==> flow/design.v <==
module ALU(
    clk,
    rst_n,
    valid,
    ready,
    mode,
    in_A,
    in_B,
    out
);
    input         clk, rst_n;
    input         valid;
    input  [1:0]  mode;  
    output        ready;
    input  [31:0] in_A, in_B;
    output [63:0] out;
    parameter IDLE = 3'd0;
    parameter MUL  = 3'd1;
    parameter DIV  = 3'd2;
    parameter AND = 3'd3;
    parameter OR = 3'd4;
    parameter OUT  = 3'd5;
    reg  [ 2:0] state, state_nxt;
    reg  [ 4:0] counter, counter_nxt;
    reg  [63:0] shreg, shreg_nxt;
    reg  [31:0] alu_in, alu_in_nxt;
    reg  [32:0] alu_out;
    reg ready_reg;
    assign ready=ready_reg;
    assign out=shreg;
    always @(*) begin
        case(state)
            IDLE: begin
                ready_reg=0;
                if(valid)
                    if(mode==0)
                        state_nxt = MUL;
                    else if(mode==1)
                        state_nxt = DIV;
                    else if(mode==2)
                        state_nxt = AND;
                    else if(mode==3)
                        state_nxt = OR;
                    else
                        state_nxt = IDLE;
                else
                    state_nxt = IDLE;
            end
            MUL : begin
                if( counter < 31)
                    begin
                        state_nxt = MUL;
                        ready_reg=0;
                    end
                else
                    begin
                        state_nxt = OUT;
                        ready_reg=0;
                    end
            end
            DIV : begin
                if( counter < 31)
                    begin
                        state_nxt = DIV;
                        ready_reg=0;
                    end
                else
                    begin
                        state_nxt = OUT;
                        ready_reg=0;
                    end
            end  
            AND : begin
                state_nxt = OUT;
                ready_reg=0;
            end
            OR  : begin
                state_nxt = OUT;
                ready_reg=0;
            end
            OUT : begin
                state_nxt = IDLE;
                ready_reg=1;
            end
            default : begin
                state_nxt = IDLE;
                ready_reg=0;
            end
        endcase
    end
    always @(*) begin
        case(state)
            MUL: begin
                counter_nxt = counter + 1;
            end
            DIV: begin
                counter_nxt = counter + 1;
            end
            default: counter_nxt = 0;
        endcase 
    end
    always @(*) begin
        case(state)
            IDLE: begin
                if (valid) alu_in_nxt = in_B;
                else       alu_in_nxt = 0;
            end
            OUT : alu_in_nxt = 0;
            default: alu_in_nxt = alu_in;
        endcase
    end
    always @(*) begin
        case(state)
            MUL: begin
                alu_out = shreg[63:32]+ alu_in[31:0];
            end
            DIV : begin
                alu_out = shreg[62:31]- alu_in[31:0];
            end
            AND : begin
                alu_out = shreg[31:0] & alu_in[31:0];
            end
            OR : begin
                alu_out = shreg[31:0] | alu_in[31:0];
            end
            default:begin
                alu_out = 0;
            end
        endcase
    end
    always @(*) begin
        case(state)
            IDLE: begin
                shreg_nxt[63:32]=0;
                if (valid) shreg_nxt[31:0] = in_A;
                else       shreg_nxt[31:0] = 0;
            end
            MUL: begin
                if(shreg[0]==1) begin
                    shreg_nxt[63:31] = alu_out;
                    shreg_nxt[30:0] = shreg[31:1];
                end
                else begin
                    shreg_nxt = shreg >> 1;
                end
            end
            DIV : begin
                if(shreg[62:31] >= alu_in) begin 
                    shreg_nxt[63:32] = alu_out;
                    shreg_nxt[31:1] = shreg[30:0];
                    shreg_nxt[0]=1; 
                end
                else begin
                    shreg_nxt = shreg << 1;
                end
            end
            AND: begin
                shreg_nxt[63:32]=0;
                shreg_nxt[31:0]=alu_out[31:0];
            end
            OR: begin
                shreg_nxt[63:32]=0;
                shreg_nxt[31:0]=alu_out[31:0];
            end
            default: begin
                shreg_nxt = 0;
            end
        endcase
    end
    always @(posedge clk or negedge rst_n) begin
        if (!rst_n) begin
            state <= IDLE;
            alu_in <= 0;
            counter <= 0;
            shreg <= 0;
        end
        else begin
            state <= state_nxt;
            alu_in <= alu_in_nxt;
            counter <= counter_nxt;
            shreg <= shreg_nxt;
        end
    end
endmodule
Tool chain data of ALU

What the tools print for ALU, step after step.
Lines are those of the file above, counted from 1.
Operators: Yosys type, input widths -> output width; for muxes data width and select width s.
Cell names lack the library's common part.
A cell with - has no value.

Top module: ALU
Clock input: clk
Library: sky130hd
Corner: tt_025C_1v80

After elaboration

Counts by Yosys on the flattened word-level netlist (proc, flatten, opt, wreduce; memories kept). Register bits leave out memories and registers merged into their read ports (data or address). Print and check cells are left out. Cells with the same type and inputs are merged into one.

Word-level cells: 43
Output and inout bits: 65
Bits in read-only memories: 0
Word width x clocked read ports: 0
Input bits: 69
Latch bits: 0
Memory cells: 0
Register bits after elaboration: 104
Bits in writable memories: 0

$mul: 0
Muxes and demuxes: 19
Shift-type cells: 0
$lt $le $gt $ge: 2
Equal/unequal tests: 8
$add $sub $neg: 3
Div/mod/pow operators: 0
Reductions and logical operators: 5
Bitwise logic cells: 2

Operators with widths:

| kind                | count |
| $pmux 32 s4         | 1 |
| $pmux 32 s2         | 2 |
| $pmux 33 s3         | 1 |
| $mux 32             | 3 |
| $add 32x32->33      | 1 |
| $sub 32x32->33      | 1 |
| $mux 33             | 1 |
| $ge 32x32->1        | 1 |
| $and 32x32->32      | 1 |
| $or 32x32->32       | 1 |
| $mux 3              | 7 |
| $pmux 3 s4          | 1 |
| $eq 3x2->1 const B  | 2 |
| $eq 3x3->1 const B  | 2 |
| $add 5x1->5 const B | 1 |
| $lt 5x5->1 const B  | 1 |
| $mux 5              | 1 |
| $eq 2x2->1 const B  | 2 |
| $reduce_or 2->1     | 2 |
| $eq 3x1->1 const B  | 1 |
| $logic_not 3->1     | 1 |
| $eq 2x1->1 const B  | 1 |
| $logic_not 2->1     | 1 |
| $reduce_bool 2->1   | 1 |
| $mux 1              | 2 |

Longest topological paths

Yosys ltp: most cells in a row. Word level: on the elaborated netlist, between registers, memories and ports. Mapped: between sequential cells and ports; inverters and the memories' decode and read muxes count.

Depth after elaboration: 7
ABC_AREA: 0
Gate-level depth with buffers: 14
Depth with buffers taken out: 12

Synthesis result

The flow's flattened synthesis, as Yosys stat reports it; memories are mapped. The netlist is that of the ABC_AREA named above (0 if unset); the other value can give another one.
The area totals of this step are shown rounded.

Buffers: 80
Sequential part of the area: 2680 um2
Cell count: 1168
Mapped flip-flops: 107
Cell area after synthesis: 9430 um2

Cell types:

| cell type | count | total area (um2) |
| dfrtp_1   | 106   | 2.65E+03 |
| ha_1      | 70    | 875.84 |
| a21oi_1   | 114   | 570.547 |
| o21ai_0   | 96    | 480.461 |
| nand2_1   | 124   | 465.446 |
| a22o_1    | 37    | 324.061 |
| a222oi_1  | 31    | 310.298 |
| nand3_1   | 58    | 290.278 |
| xnor2_1   | 31    | 271.51 |
| clkbuf_1  | 67    | 251.491 |
| nor2_1    | 63    | 236.477 |
| inv_1     | 55    | 206.448 |
| xor2_1    | 21    | 183.926 |
| o211ai_1  | 23    | 172.666 |
| o2111ai_1 | 16    | 140.134 |
| a21o_1    | 17    | 127.622 |
| nor3_1    | 21    | 105.101 |
| and3_1    | 16    | 100.096 |

Other cell types: 63; their cells: 202.

Path before layout

Source: OpenSTA report_checks on the synthesized netlist (no wires, ideal clock, input and output delay 20% of the period each), path of least setup slack; recovery checks are left aside. Register names are those of the netlist, which keeps one name where synthesis merged equal registers.

Path kind: flip-flop to flip-flop
From: register alu_in[1]
To: register shreg[46]
Period: 6060 ps
Required time: 5934 ps
Path delay: 3059 ps
Slack: 3001 ps
Buffers on the path: 0
Arrival time: 2933 ps
Setup time: 126 ps
Time at the first pin: 0 ps
Stages: 12
Synthesis period reached: 3059 ps

"path delay" = arrival - input delay + setup time.
"stages": output pins that drive a net of the path, with the launching flip-flop's if there is one; two outputs of one cell count as two.
"synthesis period reached" is the clock period less the worst setup slack; recovery checks do not enter. This is arithmetic on one report: input and output delays are still those of the set period (20% each).
Between the ends stands the longest chain of elaborated cells between them, by number of cells; it is not shown to be the way that was timed. Of several equally long chains one is given.
A line is the first line of the expression or statement that the cell stems from. Yosys adds cells for indexed reads and writes and turns some case tables into memories.

Path through: dfrtp_1 > inv_1 > ha_1 > nor2b_1 > o31ai_4 > a211o_4 > a2111oi_4 > o311a_4 > o21ai_4 > nand2_8 > mux2_1 > a221o_1
Cells in the longest elaborated chain: 4
Elaborated cells on any way between the ends: 7
Source lines of those cells: 6
Those cells by class: add/sub (2); compare (1); mux (4)

Ends and longest elaborated chain, post-synthesis:

| what           | line | RTL |
| from (decl)    | 26   | `reg  [31:0] alu_in, alu_in_nxt;` |
| from (assign)  | 173  | `alu_in <= 0;` |
| from (assign)  | 179  | `alu_in <= alu_in_nxt;` |
| $add 32x32->33 | 115  | `alu_out = shreg[63:32]+ alu_in[31:0];` |
| $pmux 33 s3    | 113  | `case(state)` |
| $mux 32        | 148  | `if(shreg[62:31] >= alu_in) begin` |
| $pmux 32 s2    | 132  | `case(state)` |
| to (assign)    | 175  | `shreg <= 0;` |
| to (assign)    | 181  | `shreg <= shreg_nxt;` |
| to (decl)      | 25   | `reg  [63:0] shreg, shreg_nxt;` |

Worst path after layout

From the final timing report of run A: the path of least setup slack in the routed layout; clock arrival at registers is part of the times.
The path's times are printed in steps of 10 ps; the period is the one set.

Path kind: flip-flop to flip-flop
From: register shreg[60]
To: register shreg[48]
Period: 4890 ps
Setup time: 110 ps
Slack: 540 ps
Arrival time: 4610 ps
Required time: 5160 ps
Stages: 10
Time at the first pin: 380 ps
Buffers on the path: 0

Between the ends stands the longest chain of elaborated cells between them, by number of cells; it is not shown to be the way that was timed. Of several equally long chains one is given.

Path through: dfrtp_1 > ha_1 > a21o_1 > a21o_1 > a21oi_1 > o211a_1 > inv_1 > nor2_2 > o21ai_0 > a221o_1
Cells in the longest elaborated chain: 3
Elaborated cells on any way between the ends: 3
Source lines of those cells: 2
Those cells by class: compare (1); mux (2)

Ends and longest elaborated chain, after layout:

| what          | line | RTL |
| from (decl)   | 25   | `reg  [63:0] shreg, shreg_nxt;` |
| from (assign) | 175  | `shreg <= 0;` |
| from (assign) | 181  | `shreg <= shreg_nxt;` |
| $ge 32x32->1  | 148  | `if(shreg[62:31] >= alu_in) begin` |
| $mux 32       | 148  |  |
| $pmux 32 s2   | 132  | `case(state)` |
| to (assign)   | 175  |  |
| to (assign)   | 181  |  |
| to (decl)     | 25   |  |

ALU through Yosys and OpenROAD on sky130hd: 2 stored runs, unordered, with their settings and measured results. The constraints put input and output delay at 20% of the set period each and load the outputs with 0.01 pF.
"clock period reached" is the run's clock period less its worst setup slack. It is reckoned from that one timing run; input and output delays stay at 20% of the period that was set.
By "worst setup path time" is meant the share of the clock period that the worst setup path is allowed (20% is reserved at inputs, 20% at outputs), minus its slack. Clock arrival times at its registers enter into it.
"worst setup path time" is given in steps of 10 ps.
Values from the reports are rounded here.

## Run A

==> flow/run.sh <==
#!/bin/bash
# the make line also repeats the synthesis and layout settings of config.mk as NAME=value (left out here)
make -C /OpenROAD-flow-scripts/flow DESIGN_CONFIG=/design/flow/config.mk WORK_HOME=/design/flow/orfs CLKGATE_MAP_FILE= finish
==> flow/config.mk <==
export PLATFORM = sky130hd
export DESIGN_NAME = ALU
export DESIGN_NICKNAME = ALU
export VERILOG_FILES = /design/flow/design.v
export SDC_FILE = /design/flow/constraint.sdc
export NUM_CORES = 4
export LEC_CHECK = 0
export CAP_MARGIN = 20
export CORE_MARGIN = 8
export CORE_UTILIZATION = 15
export MAX_ROUTING_LAYER = met5
export MIN_ROUTING_LAYER = met1
export SETUP_SLACK_MARGIN = -0.27
export SLEW_MARGIN = 30
==> flow/constraint.sdc <==
create_clock -name core_clock -period 4.89 [get_ports {clk}]
set_input_delay 0.9780 -clock core_clock [delete_from_list [all_inputs] [get_ports {clk}]]
set_output_delay 0.9780 -clock core_clock [all_outputs]
set_load 0.01 [all_outputs]

| result of run A | value |
|---|---|
| area of the standard cells in the finished layout | 12000 um2 |
| worst setup path time | 4350 ps |
| critical path type | flip-flop to flip-flop |
| lowest setup slack | 542 ps |
| final setup TNS | 0 ps |
| mapped cell area after synthesis | 9430 um2 |
| clock period reached | 4348 ps |
| area of the die | 71100 um2 |
| smallest hold slack | 493 ps |

## Run B

==> flow/run.sh <==
#!/bin/bash
# the make line also repeats the synthesis and layout settings of config.mk as NAME=value (left out here)
make -C /OpenROAD-flow-scripts/flow DESIGN_CONFIG=/design/flow/config.mk WORK_HOME=/design/flow/orfs CLKGATE_MAP_FILE= finish
==> flow/config.mk <==
export PLATFORM = sky130hd
export DESIGN_NAME = ALU
export DESIGN_NICKNAME = ALU
export VERILOG_FILES = /design/flow/design.v
export SDC_FILE = /design/flow/constraint.sdc
export NUM_CORES = 4
export LEC_CHECK = 0
export CAP_MARGIN = 20
export CELL_PAD_IN_SITES_GLOBAL_PLACEMENT = 3
export CORE_ASPECT_RATIO = 1.2
export CORE_MARGIN = 9
export CORE_UTILIZATION = 38
export CTS_CLUSTER_SIZE = 64
export GPL_TIMING_DRIVEN = 0
export SLEW_MARGIN = 20
export TNS_END_PERCENT = 45
==> flow/constraint.sdc <==
create_clock -name core_clock -period 5.57 [get_ports {clk}]
set_input_delay 1.1140 -clock core_clock [delete_from_list [all_inputs] [get_ports {clk}]]
set_output_delay 1.1140 -clock core_clock [all_outputs]
set_load 0.01 [all_outputs]

| result of run B | value |
|---|---|
| area of the standard cells in the finished layout | 11500 um2 |
| worst setup path time | 3890 ps |
| critical path type | flip-flop to flip-flop |
| lowest setup slack | 1680 ps |
| final setup TNS | 0 ps |
| mapped cell area after synthesis | 9430 um2 |
| clock period reached | 3892 ps |
| area of the die | 30800 um2 |
| smallest hold slack | 496 ps |
